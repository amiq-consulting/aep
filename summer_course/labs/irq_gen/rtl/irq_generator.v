==> flow/design.v <==
`timescale 1ns / 1ps
module irq_generator(
    input             clock,
    input             reset_n,
    input             serial_data_in,
    input      [15:0] min_ping,
    input      [15:0] max_ping,
    input      [15:0] sync_time,
    input             load,
    output reg        ping_irq,
    output reg        sync_irq
);
    localparam IDLE_STATE = 1'b0;
    localparam RUNNING_STATE = 1'b1;
    reg state_reg;
    always @(posedge clock or negedge reset_n)
        if (!reset_n)
            state_reg <= IDLE_STATE;
        else if (load)
            state_reg <= RUNNING_STATE;
    reg [15:0] min_ping_reg;
    reg [15:0] max_ping_reg;
    reg [15:0] sync_time_reg;
    reg [15:0] ping_counter_reg;
    reg [15:0] sync_counter_reg;
    reg        serial_data_reg;
    always @(posedge clock or negedge reset_n)
        if (!reset_n)
            min_ping_reg <= 0;
        else if (load)
            min_ping_reg <= min_ping;
    always @(posedge clock or negedge reset_n)
        if (!reset_n)
            max_ping_reg <= 0;
        else if (load)
            max_ping_reg <= max_ping;
    always @(posedge clock or negedge reset_n)
        if (!reset_n)
            sync_time_reg <= 0;
        else if (load)
            sync_time_reg <= sync_time;
    always @(posedge clock or negedge reset_n)
        if (!reset_n)
            ping_counter_reg <= 0;
        else if (!serial_data_in)
            ping_counter_reg <= 0;
        else
            ping_counter_reg <= ping_counter_reg + 1;
    always @(posedge clock or negedge reset_n)
        if (!reset_n)
            sync_counter_reg <= 0;
        else if (state_reg == RUNNING_STATE && !serial_data_in || sync_counter_reg == sync_time_reg)
            sync_counter_reg <= 0;
        else
            sync_counter_reg <= sync_counter_reg + 1;
    always @(posedge clock or negedge reset_n)
        if (!reset_n)
            serial_data_reg <= 0;
        else
            serial_data_reg <= serial_data_in;
    wire irq_falling_edge = (serial_data_reg & ~serial_data_in) && (state_reg == RUNNING_STATE);
    always @(posedge clock or negedge reset_n)
        if (!reset_n)
            ping_irq <= 0;
        else if (irq_falling_edge && ping_counter_reg >= min_ping_reg
                                  && ping_counter_reg <= max_ping_reg)
            ping_irq <= 1;
        else
            ping_irq <= 0;
    always @(posedge clock or negedge reset_n)
        if (!reset_n)
            sync_irq <= 0;
        else if (state_reg == RUNNING_STATE && sync_counter_reg == sync_time_reg)
            sync_irq <= serial_data_in;
        else
            sync_irq <= 0;
endmodule
# Reports on irq_generator
# The steps from the RTL of irq_generator to its reports follow in flow order.
# Line numbers count from 1 in the design file above.
# Library cell names are shortened.
# Not given: n/a
[design]
top_module = "irq_generator"
clock = "clock"
cell_library = "sky130hd"
lib_corner = "tt_025C_1v80"

# After elaboration
# Yosys after proc, flatten, opt, wreduce and memory -nomap, before mapping. Enables and synchronous resets that opt folds into registers are not counted as muxes. Memory bits, and registers merged into a memory's read port (data or address), are not among the register bits. Print and check cells are not counted. Equal cells are merged and count once.
[op_classes]
n_addsub = 2
cmp = 2
eq_ne = 1
muxes = 4
bitwise = 2
n_reduce_logical = 7
[op_table]
columns = ["operator", "n"]
rows = [
  ["16-bit by 1-bit adder with 16-bit output with constant B", 2],
  ["16-bit 2-to-1 mux", 2],
  ["16-bit greater-or-equal comparator", 1],
  ["16-bit <= comparator", 1],
  ["16-bit equality test", 1],
  ["1-bit logical AND", 5],
  ["1-bit 2-to-1 mux", 2],
  ["1-bit AND", 1],
  ["1-bit logical OR", 1],
  ["1-bit NOT", 1],
  ["1-bit logical NOT", 1],
]
[word_totals]
regBits = 84
input_bits = 52
out_inout_bits = 2
elab_cells = 27

# Longest topological paths
# Depth = most cells in a row (Yosys ltp): at word level without a register or memory, in the mapped netlist without a sequential cell, where the memories' decode and read muxes count.
[depth]
ltp_word = 6
ABC_AREA = 1
depth_mapped = 13
depth_no_buf = 13

# Mapped cells and area
# Yosys stat after the flow's synthesis: flattened, memories mapped to cells. It holds for the ABC_AREA given above (unset counts as 0); a run with the other value may have another netlist.
[by_type]
columns = ["cell", "n", "type_area_um2"]
rows = [
  ["dfrtp_1", 84, 2.1E+03],
  ["nand2_1", 157, 589.315],
  ["ha_1", 34, 425.408],
  ["inv_1", 66, 247.738],
  ["o21ai_0", 44, 220.211],
  ["nor2_1", 41, 153.898],
  ["xor2_1", 14, 122.618],
  ["a21oi_1", 23, 115.11],
  ["xnor2_1", 11, 96.342],
  ["nor2_2", 15, 93.84],
  ["nor3_1", 10, 50.048],
  ["nand3_1", 8, 40.038],
  ["clkbuf_1", 10, 37.536],
  ["nand3_2", 3, 30.029],
  ["nand4_1", 4, 25.024],
  ["nor2_4", 2, 22.522],
  ["buf_12", 1, 20.019],
  ["nand2_2", 3, 18.768],
]
# Not listed: further types 9, cells in them 13.
[synth_totals]
cell_count = 543
mapped_area_um2 = 4489.3
seq_area_um2 = 2102.0
ffs = 84
buf_cells = 12

# Timing after synthesis
# Source: OpenSTA report_checks on the synthesized netlist (no wires, ideal clock, input and output delay 20% of the period each), path of least setup slack; recovery checks are left aside. Register names are those of the netlist, which keeps one name where synthesis merged equal registers.
[synth_timing]
path_type = "register to register"
start = "register ping_counter_reg[1]"
end = "register ping_counter_reg[14]"
tclk_ns = 2.49
setup_time_ns = 0.121
launch_ns = 0.000
arrival_time_ns = 1.270
t_required_ns = 2.369
slack_ns = 1.099
delay_ns = 1.391
driving_pins = 9
n_path_buf = 0
synth_period_reached_ns = 1.391
# "delay_ns" is the arrival time less input delay plus setup time.
# "driving_pins" counts driving pins, that of a launching flip-flop among them; a cell with two outputs on the path counts twice.
# "synth_period_reached_ns" is the clock period less the worst setup slack; recovery checks do not enter. This is arithmetic on one report: input and output delays are still those of the set period (20% each).
# Between the ends stands the longest chain of elaborated cells between them, by number of cells; it is not shown to be the way that was timed. Of several equally long chains one is given.
# Each line given opens the expression or statement behind the cell; cells for indexed reads and writes are added by Yosys, which also makes memories of some case tables.
# At most two assigning lines are given for a register; there are more.
[synth_via]
path_cell_list = "dfrtp_1 ha_1 nand2_1 nor2_2 inv_1 nor2_4 nand2_1 o21ai_0 nor2_1"
elab_chain_cells = 2
cells_between = 2
cone_lines = 2
classes_between = "1 x add/sub; 1 x mux"
[synth_lines]
columns = ["element", "line_no", "text"]
rows = [
  ["start, declared", 24, "reg [15:0] ping_counter_reg;"],
  ["start, assigned", 44, "ping_counter_reg <= 0;"],
  ["start, assigned", 48, "ping_counter_reg <= ping_counter_reg + 1;"],
  ["16-bit by 1-bit adder with 16-bit output", 48, ""],
  ["16-bit 2-to-1 mux", 45, "else if (!serial_data_in)"],
  ["end, assigned", 44, ""],
  ["end, assigned", 48, ""],
  ["end, declared", 24, ""],
]

# Path in the finished layout
# From the final timing report of stored run 2: the path of least setup slack in the routed layout; clock arrival at registers is part of the times.
[layout_timing]
path_type = "register to output"
start = "register ping_irq"
end = "output ping_irq"
tclk_ns = 3.76
out_delay_ns = 0.75
launch_ns = 0.36
arrival_time_ns = 1.29
t_required_ns = 3.01
slack_ns = 1.72
driving_pins = 2
n_path_buf = 1
# At most two assigning lines are given for a register; there are more.
[layout_via]
path_cell_list = "dfrtp_1 clkdlybuf4s50_1"
elab_chain_cells = 0
cells_between = 0
cone_lines = 0
[layout_lines]
columns = ["element", "line_no", "text"]
rows = [
  ["start, declared", 10, "output reg        ping_irq,"],
  ["start, assigned", 64, "ping_irq <= 0;"],
  ["start, assigned", 67, "ping_irq <= 1;"],
  ["end, declared", 10, ""],
]

Measured results for irq_generator: 2 stored runs of the Yosys and OpenROAD flow on sky130hd. The settings differ; the order carries no meaning. The constraints put input and output delay at 20% of the set period each and load the outputs with 0.01 pF.
"total_power_mw" rests on the timing tool's default activity at the inputs, not on a simulated workload.

# stored run 1
==> flow/run.sh <==
#!/bin/bash
# the make line also repeats the synthesis and layout settings of config.mk as NAME=value (left out here)
make -C /OpenROAD-flow-scripts/flow DESIGN_CONFIG=/design/flow/config.mk WORK_HOME=/design/flow/orfs CLKGATE_MAP_FILE= finish
==> flow/config.mk <==
export PLATFORM = sky130hd
export DESIGN_NAME = irq_generator
export DESIGN_NICKNAME = irq_generator
export VERILOG_FILES = /design/flow/design.v
export SDC_FILE = /design/flow/constraint.sdc
export NUM_CORES = 4
export LEC_CHECK = 0
export ABC_AREA = 0
export CAP_MARGIN = 40
export CORE_MARGIN = 2
export CORE_UTILIZATION = 71
export CTS_CLUSTER_DIAMETER = 74
export GPL_ROUTABILITY_DRIVEN = 1
export MIN_ROUTING_LAYER = met2
export PLACE_DENSITY_LB_ADDON = 0.1
export SETUP_SLACK_MARGIN = 0.06
export SLEW_MARGIN = 30
==> flow/constraint.sdc <==
create_clock -name core_clock -period 1.67 [get_ports {clock}]
set_input_delay 0.3340 -clock core_clock [delete_from_list [all_inputs] [get_ports {clock}]]
set_output_delay 0.3340 -clock core_clock [all_outputs]
set_load 0.01 [all_outputs]

==> stored run 1: results <==
outcome="stopped before the end: clock tree synthesis reported DPL-0033"

# stored run 2
==> flow/run.sh <==
#!/bin/bash
# the make line also repeats the synthesis and layout settings of config.mk as NAME=value (left out here)
make -C /OpenROAD-flow-scripts/flow DESIGN_CONFIG=/design/flow/config.mk WORK_HOME=/design/flow/orfs CLKGATE_MAP_FILE= finish
==> flow/config.mk <==
export PLATFORM = sky130hd
export DESIGN_NAME = irq_generator
export DESIGN_NICKNAME = irq_generator
export VERILOG_FILES = /design/flow/design.v
export SDC_FILE = /design/flow/constraint.sdc
export NUM_CORES = 4
export LEC_CHECK = 0
export ABC_AREA = 1
export CAP_MARGIN = 20
export CELL_PAD_IN_SITES_GLOBAL_PLACEMENT = 0
export CORE_MARGIN = 2
export CORE_UTILIZATION = 35
export CTS_CLUSTER_DIAMETER = 358
export CTS_CLUSTER_SIZE = 33
export GPL_TIMING_DRIVEN = 0
export MIN_ROUTING_LAYER = met2
export PLACE_DENSITY = 0.74
export SLEW_MARGIN = 20
export TNS_END_PERCENT = 15
==> flow/constraint.sdc <==
create_clock -name core_clock -period 3.76 [get_ports {clock}]
set_input_delay 0.7520 -clock core_clock [delete_from_list [all_inputs] [get_ports {clock}]]
set_output_delay 0.7520 -clock core_clock [all_outputs]
set_load 0.01 [all_outputs]

==> stored run 2: results <==
dieArea_um2=13748.7
cell_area_final_um2=5537.8
utilization_pct=44.1
synthArea_um2=4489.3
tns_setup_ns=0.000
setup_ws_ns=1.715
total_power_mw=2.148
