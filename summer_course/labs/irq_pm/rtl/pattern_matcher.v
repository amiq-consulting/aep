==> flow/design.v <==
`timescale 1ns / 1ps
module pattern_matcher(
    input             clock,
    input             reset_n,
    input             serial_data_in,
    input       [7:0] pattern,
    input             load,
    input             read,
    input             read_and_clear,
    output reg        serial_data_out,
    output reg        match,
    output reg [31:0] bit_count,
    output reg [31:0] match_count
);
    localparam IDLE_STATE = 1'b0;
    localparam RUNNING_STATE = 1'b1;
    reg state_reg;
    always @(posedge clock or negedge reset_n)
        if (!reset_n)
            state_reg <= IDLE_STATE;
        else if (load)
            state_reg <= RUNNING_STATE;
    reg  [7:0] shift_reg;
    reg  [7:0] pattern_reg;
    reg [31:0] bit_counter_reg;
    reg [31:0] match_counter_reg;
    wire [7:0] shift_nxt   = { shift_reg[6:0], serial_data_in };
    wire       match_found = (shift_nxt == pattern_reg) && (state_reg == RUNNING_STATE);
    always @(posedge clock or negedge reset_n)
        if (!reset_n)
            shift_reg <= 0;
        else
            shift_reg <= shift_nxt;
    always @(posedge clock or negedge reset_n)
        if (!reset_n)
            pattern_reg <= 0;
        else if (load)
            pattern_reg <= pattern;
    always @(posedge clock or negedge reset_n)
        if (!reset_n)
            bit_counter_reg <= 0;
        else if (read_and_clear)
            bit_counter_reg <= 0;
        else
            bit_counter_reg <= bit_counter_reg + 1;
    always @(posedge clock or negedge reset_n)
        if (!reset_n)
            match_counter_reg <= 0;
        else if (read_and_clear)
            match_counter_reg <= 0;
        else if (match_found)
            match_counter_reg <= match_counter_reg + 1;
    always @(posedge clock or negedge reset_n)
        if (!reset_n)
            serial_data_out <= 0;
        else
            serial_data_out <= serial_data_in;
    always @(posedge clock or negedge reset_n)
        if (!reset_n)
            match <= 0;
        else
            match <= match_found;
    always @(posedge clock or negedge reset_n)
        if (!reset_n)
            bit_count <= 0;
        else if (read || read_and_clear)
            bit_count <= bit_counter_reg;
    always @(posedge clock or negedge reset_n)
        if (!reset_n)
            match_count <= 0;
        else if (read || read_and_clear)
            match_count <= match_counter_reg;
endmodule
Tool chain data of pattern_matcher
What the tools print for pattern_matcher, step after step.
Lines are those of the file above, counted from 1.
Library cell names are shortened.
A cell with - has no value.
Set-up
  top module: pattern_matcher
  clock input: clock
  library: sky130hd
  corner: tt_025C_1v80

Word level
Yosys after proc, flatten, opt, wreduce and memory -nomap, before mapping. Memory bits, and registers merged into a memory's read port (data or address), are not among the register bits. Print and check cells are not counted. Equal cells are merged and count once.
Cells by class
  reduce/logical cells: 3
  $add $sub $neg: 2
  equal/unequal tests: 1
  multiplexer cells: 3
Operators with widths (number)
  2-to-1 mux 32 bit: 3
  adder 32 x 1 -> 32 bit (second input constant): 2
  equality test 8 bit: 1
  nonzero test 2 bit: 1
  logical AND 1 bit: 1
  logical OR 1 bit: 1
Bit counts
  bits of input ports: 14
  word-level cells: 18
  output and inout bits: 66
  register bits after elaboration: 146

Depth
Depth = most cells in a row (Yosys ltp): at word level without a register or memory, in the mapped netlist without a sequential cell, where the memories' decode and read muxes count.
Depth
  depth in word-level cells: 4
  ABC_AREA: 1
  gate-level depth with buffers: 10

Synthesis result
Source: synth_stat.txt of the flow (Yosys; design flattened, memories mapped). It holds for the ABC_AREA given above (unset counts as 0); a run with the other value may have another netlist.
Totals and module areas in this step are rounded.
Synthesis totals
  standard cells after synthesis: 869
  cell area after synthesis: 6910 µm²
  buffers: 26
  flip-flop cells: 145
Cell types (number)
  dfrtp_1: 145
  nand2_1: 300
  nor2_1: 98
  o21ai_0: 71
  inv_1: 79
  nand3_1: 39
  mux2_2: 17
  nand4_1: 25
  nor3_1: 17
  a21oi_1: 15
  buf_2: 14
  nor2_4: 6
  xor2_1: 5
  clkbuf_1: 10
  nand2_2: 5
  nor2_2: 5
  xnor2_1: 3
  ha_1: 2
Not listed: further types 10, cells in them 13.

Path before layout
Source: OpenSTA report_checks on the synthesized netlist (no wires, ideal clock, input and output delay 20% of the period each), path of least setup slack; recovery checks are left aside. Register names are those of the netlist, which keeps one name where synthesis merged equal registers.
Path after synthesis
  path kind: input to register
  start point: input port read_and_clear
  end point: register bit_count[0]
  delay of the path: 962 ps
  arrival time: 1491 ps
  setup slack: 1654 ps
  clock period: 3270 ps
  buffers on the path: 2
  stages on the path: 4
  period reached after synthesis: 1616 ps
"delay of the path" = arrival - input delay + setup time.
"stages on the path" counts driving pins, that of a launching flip-flop among them; a cell with two outputs on the path counts twice.
"period reached after synthesis" is the clock period less the worst setup slack; recovery checks do not enter. This is arithmetic on one report: input and output delays are still those of the set period (20% each).
The rows between start and end are the longest chain of elaborated cells between them; the timing report does not say that the signal goes this way. Where chains are equally long, one stands for them.
A line is the first line of the expression or statement that the cell stems from. Yosys adds cells for indexed reads and writes and turns some case tables into memories.
Between the ends, after synthesis
  cell sequence: buf_2 nor2_1 buf_2 mux2_2
  length of the longest elaborated chain: 1
  elaborated cells on any way between the ends: 1
  those cells by class: reduce/logical (1)
RTL lines, path after synthesis
  from (decl): line 9  | input             read_and_clear,
  logical OR 1 bit: line 66  | else if (read || read_and_clear)
  to (assign): line 65  | bit_count <= 0;
  to (assign): line 67  | bit_count <= bit_counter_reg;
  to (decl): line 12  | output reg [31:0] bit_count,

Timing after layout
Path of least setup slack in the final report of flow run 1 (OpenROAD, finished layout, wires in). Where an end is a register, its clock arrival counts in the times.
The path's times are printed in steps of 10 ps; the period is the one set.
Path after layout
  path kind: register to register
  start point: register pattern_reg[0]
  end point: register match_counter_reg[20]
  buffers on the path: 3
  arrival time: 2020 ps
  setup slack: -180 ps
  stages on the path: 11
  clock period: 1470 ps
The rows between start and end are the longest chain of elaborated cells between them; the timing report does not say that the signal goes this way. Where chains are equally long, one stands for them.
At most two assigning lines are given for a register; there are more.
Between the ends, after layout
  cell sequence: dfrtp_1 nand2_1 nand2_1 nor2_1 nand3_2 nor2_4 buf_4 buf_6 buf_8 nand4_1 nand2_1
  length of the longest elaborated chain: 4
  elaborated cells on any way between the ends: 5
  source lines of those cells: 3
  those cells by class: eq/ne (1); mux (2); reduce/logical (2)
RTL lines, path after layout
  from (decl): line 24  | reg  [7:0] pattern_reg;
  from (assign): line 36  | pattern_reg <= 0;
  from (assign): line 38  | pattern_reg <= pattern;
  equality test 8 bit: line 28  | wire       match_found = (shift_nxt == pattern_reg) && (state_reg == RUNNING_STATE);
  logical AND 1 bit: line 28
  2-to-1 mux 32 bit: line 51  | else if (match_found)
  2-to-1 mux 32 bit: line 49  | else if (read_and_clear)
  to (assign): line 48  | match_counter_reg <= 0;
  to (assign): line 52  | match_counter_reg <= match_counter_reg + 1;
  to (decl): line 26  | reg [31:0] match_counter_reg;

FLOW RESULTS
============

Below are 2 stored runs of the flow (Yosys, OpenROAD; platform sky130hd) on pattern_matcher, each with its settings and what was measured, unordered. Constraints: input delay and output delay 20% of the set period each, output load 0.01 pF.
"reached clock period": clock period set for the run, less the worst setup slack. It is reckoned from that one timing run; input and output delays stay at 20% of the period that was set.
"allowed time less slack (worst setup path)" means the part of the period allowed to the worst setup path (the constraints hold back 20% at inputs and 20% at outputs) less its slack; where the path has registers, the arrival times of their clocks count too.
"overall power" is the tool's figure for a default switching activity; nothing was simulated.
"allowed time less slack (worst setup path)" is given in steps of 10 ps.
The measured numbers are rounded.

==> flow run 1: settings <==
{ "period_ns": 1.47, "CORE_UTILIZATION": 25, "PLACE_DENSITY_LB_ADDON": 0.11, "HOLD_SLACK_MARGIN": -0.1, "CORE_ASPECT_RATIO": 1.52, "CORE_MARGIN": 5, "CELL_PAD_IN_SITES_DETAIL_PLACEMENT": 2, "ABC_AREA": 1, "GPL_TIMING_DRIVEN": 0, "GPL_ROUTABILITY_DRIVEN": 0, "CTS_CLUSTER_SIZE": 12, "SLEW_MARGIN": 25, "CAP_MARGIN": 20 }
==> flow run 1: results <==
standard-cell area of the final layout: 9664 µm²
allowed time less slack (worst setup path): 1650 ps
worst setup path type: register to register
reached clock period: 1652 ps
worst setup slack after layout: -182 ps
utilization after layout: 0.351
lowest hold slack: 190 ps
overall die area: 31140 µm²
synthesis area: 6910 µm²
total negative setup slack: -5744 ps
overall power: 8923 µW

==> flow run 2: settings <==
{ "period_ns": 1.76, "CAP_MARGIN": 20, "CORE_MARGIN": 2, "CORE_UTILIZATION": 40, "SLEW_MARGIN": 20 }
==> flow run 2: results <==
overall die area: 16540 µm²
worst setup slack after layout: -397 ps
reached clock period: 2157 ps
utilization after layout: 0.599
synthesis area: 6212 µm²
lowest hold slack: 406 ps
total negative setup slack: -6320 ps
standard-cell area of the final layout: 9101 µm²
allowed time less slack (worst setup path): 2160 ps
worst setup path type: register to register
overall power: 7325 µW
